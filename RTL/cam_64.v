==> flow/design.v <==
module BinaryCAM #(
    parameter ADDR_WIDTH = 6,       
    parameter DATA_WIDTH = 32       
)(
    input  wire                   clk,
    input  wire                   rst_n,
    input  wire                   write_en,
    input  wire [ADDR_WIDTH-1:0]  write_addr,
    input  wire [DATA_WIDTH-1:0]  write_data,
    input  wire [DATA_WIDTH-1:0]  search_data,
    output reg                    match_found,
    output reg  [ADDR_WIDTH-1:0]  match_addr
);
    reg [DATA_WIDTH-1:0] cam_mem [0:(1<<ADDR_WIDTH)-1];
    integer i;
    always @(posedge clk or negedge rst_n) begin
        if (!rst_n) begin
            for (i = 0; i < (1<<ADDR_WIDTH); i = i + 1) begin
                cam_mem[i] <= {DATA_WIDTH{1'b0}};
            end
        end else if (write_en) begin
            cam_mem[write_addr] <= write_data;
        end
    end
    always @(*) begin
        match_found = 1'b0;
        match_addr  = {ADDR_WIDTH{1'b0}};
        for (i = 0; i < (1<<ADDR_WIDTH); i = i + 1) begin
            if (cam_mem[i] == search_data) begin
                match_found = 1'b1;
                match_addr  = i[ADDR_WIDTH-1:0];
            end
        end
    end
endmodule
From RTL to reports: BinaryCAM
What the tools print for BinaryCAM, step after step.
Lines are those of the file above, counted from 1.
Cell names lack the library's common part.
A cell with n/a has no value.

set-up
  top = BinaryCAM
  clock = clk
  cell library = sky130hd
  library corner = tt_025C_1v80

Elaborated design
Source: Yosys, flattened and elaborated. Widths are those after wreduce. Registers that Yosys merges into a memory's read port (data or address) are not register bits. Print and check cells do not count. Equal cells are merged and count once.

cells by class
  mux-type cells = 127
  equality and inequality tests = 127
  reduce/logical cells = 65

operators by type and width
  kind                                    number
  == test 32 bit                          64
  2-to-1 mux 6 bit                        62
  == test 6 bit with constant B           32
  AND reduction 2 bit                     64
  == test 6 x 5 -> 1 bit with constant B  16
  2-to-1 mux 1 bit                        65
  == test 6 x 4 -> 1 bit with constant B  8
  == test 6 x 3 -> 1 bit with constant B  4
  == test 6 x 2 -> 1 bit with constant B  2
  == test 6 x 1 -> 1 bit with constant B  1
  logical NOT 6 bit                       1

bit counts
  elaborated cells = 383
  output and inout bits = 7
  bits of input ports = 73
  register bits = 2048

Depth
Yosys ltp: most cells in a row. Word level: on the elaborated netlist, between registers, memories and ports. Mapped: between sequential cells and ports; inverters and the memories' decode and read muxes count.

logic depth
  word-level depth = 65
  ABC_AREA = 0
  mapped depth = 13
  gate-level depth less buffers = 9

Mapped cells and area
Source: synth_stat.txt of the flow (Yosys; design flattened, memories mapped). It holds for the ABC_AREA given above (unset counts as 0); a run with the other value may have another netlist.
The area totals of this step are shown rounded.

cells by type
  cell type  number  total area (sq um)
  dfrtp_1    2048    5.12E+04
  mux2_2     2041    2.3E+04
  xnor2_1    1338    1.17E+04
  xor2_1     704     6.17E+03
  nand4_1    385     2408.56
  nor4_1     258     1.61E+03
  buf_6      137     1542.73
  clkbuf_1   257     964.675
  buf_1      164     615.59
  buf_4      64      480.461
  nand2_1    105     394.128
  nor2_1     60      225.216
  buf_8      8       120.115
  xnor2_2    6       97.594
  mux2_1     7       78.826
  buf_2      14      70.067
  or2_2      9       56.304
  nor3_1     11      55.053

Other cell types: 43; their cells: 108.

mapped netlist
  cell area after synthesis = 102000 sq um
  sequential area = 51200 sq um
  buffers = 645
  cells in the netlist = 7724
  flip-flop cells = 2048

Worst setup path after synthesis
Source: OpenSTA report_checks on the synthesized netlist (no wires, ideal clock, input and output delay 20% of the period each), path of least setup slack; recovery checks are left aside. Register names are those of the netlist, which keeps one name where synthesis merged equal registers.

timing path after synthesis
  kind = input to output
  from = in search_data[0]
  to = out match_addr[1]
  external input delay = 848 ps
  clock period = 4240 ps
  external output delay = 848 ps
  launch time at the first pin = 848 ps
  required time = 3392 ps
  path slack = 557 ps
  arrival time = 2835 ps
  path delay = 1987 ps
  stages on the path = 12
  buffers on the path = 3
  synthesis period reached = 3683 ps

"path delay" is the arrival time less input delay plus setup time.
A path that ends at an output port has no setup time.
"stages on the path" counts driving pins, that of a launching flip-flop among them; a cell with two outputs on the path counts twice.
"synthesis period reached" = period - worst setup slack (recovery checks aside). The figure is calculated, with input and output delays left at 20% of the set period.
Between the ends stands the longest chain of elaborated cells between them, by number of cells; it is not shown to be the way that was timed. Of several equally long chains one is given.
Each line given opens the expression or statement behind the cell; cells for indexed reads and writes are added by Yosys, which also makes memories of some case tables.

between the ends, after synthesis
  cell sequence = buf_6 > buf_6 > buf_2 > xnor2_1 > nand4_1 > nor4_1 > nand2_1 > a221oi_2 > o221ai_1 > a221oi_2 > o211ai_1 > a21oi_1
  cells in the longest elaborated chain = 63
  elaborated cells between the ends (all ways) = 124
  RTL lines with such cells = 1
  those cells by class = 62 x eq/ne; 62 x mux

RTL lines, path after synthesis
  what                  line  source
  start, declared       10    input  wire [DATA_WIDTH-1:0]  search_data,
  == test 32 bit        29    if (cam_mem[i] == search_data) begin
  2-to-1 mux 6 bit x62  29
  end, declared         12    output reg  [ADDR_WIDTH-1:0]  match_addr

Path in the finished layout
From the final timing report of run 1: the path of least setup slack in the routed layout; clock arrival at registers is part of the times.
The report prints the path's times to 10 ps; the period is as set.

timing path post-layout
  kind = register to output
  from = reg cam_mem[3][9]
  to = out match_addr[1]
  stages on the path = 12
  clock period = 3620 ps
  buffers on the path = 2
  external output delay = 720 ps
  path slack = -1010 ps
  arrival time = 3900 ps
  required time = 2900 ps
  launch time at the first pin = 870 ps

Between the ends stands the longest chain of elaborated cells between them, by number of cells; it is not shown to be the way that was timed. Of several equally long chains one is given.

between the ends, post-layout
  cell sequence = dfrtp_1 > xnor2_2 > nand4_1 > nor4_2 > buf_4 > nand2_4 > a221oi_4 > o221ai_2 > a221oi_4 > o211ai_1 > a21oi_2 > buf_2
  cells in the longest elaborated chain = 62
  elaborated cells between the ends (all ways) = 62
  RTL lines with such cells = 1
  those cells by class = 1 x eq/ne; 61 x mux

RTL lines, path post-layout
  what                  line  source
  start, declared       14    reg [DATA_WIDTH-1:0] cam_mem [0:(1<<ADDR_WIDTH)-1];
  start, assigned       19    cam_mem[i] <= {DATA_WIDTH{1'b0}};
  start, assigned       22    cam_mem[write_addr] <= write_data;
  == test 32 bit        29    if (cam_mem[i] == search_data) begin
  2-to-1 mux 6 bit x61  29
  end, declared         12    output reg  [ADDR_WIDTH-1:0]  match_addr

Lab notebook: BinaryCAM

Settings and measured results of 2 stored flow runs for module BinaryCAM (sky130hd), not sorted in any way. The constraints put input and output delay at 20% of the set period each and load the outputs with 0.01 pF.
By "clock period reached" is meant the clock period of the run minus its worst setup slack. This is arithmetic on one report: input and output delays are still those of the set period (20% each).
"allowed time less slack (worst setup path)" = time allowed to the worst setup path (clock period - input delay - output delay, where it has them) - its slack; a late launch clock adds to it, a late capture clock takes from it.
By "total power of the final layout" is meant OpenSTA's value without simulated activity: inputs other than the clock are taken to toggle once in ten clock periods, and the tool carries that through the logic.
"allowed time less slack (worst setup path)" is given in steps of 10 ps.
The results are shown rounded.
Among the settings, - means not set for that run.
Among the results, - means that no value is shown for the run.

setting or result                                run 1               run 2
period_ns                                        3.62                4.23
CORE_UTILIZATION                                 52                  59
CAP_MARGIN                                       20                  20
CORE_MARGIN                                      2                   3
SLEW_MARGIN                                      20                  25
PLACE_DENSITY_LB_ADDON                           -                   0.08
CELL_PAD_IN_SITES_GLOBAL_PLACEMENT               -                   3
ABC_AREA                                         -                   0
GPL_ROUTABILITY_DRIVEN                           -                   1
MAX_ROUTING_LAYER                                -                   met4
worst-case hold slack (ps)                       294                 -
allowed time less slack (worst setup path) (ps)  3900                -
worst path kind                                  register to output  -
clock period reached (ps)                        4626                -
utilization after routing                        0.62                -
setup total negative slack (ps)                  -5540               -
area of the synthesized netlist (sq um)          102000              -
total power of the final layout (µW)             62200               -
setup slack of the worst path (ps)               -1010               -
standard-cell area of the final layout (sq um)   121000              -
die outline area (sq um)                         199000              -

Run 2: stopped before the end: placement reported FLW-0024
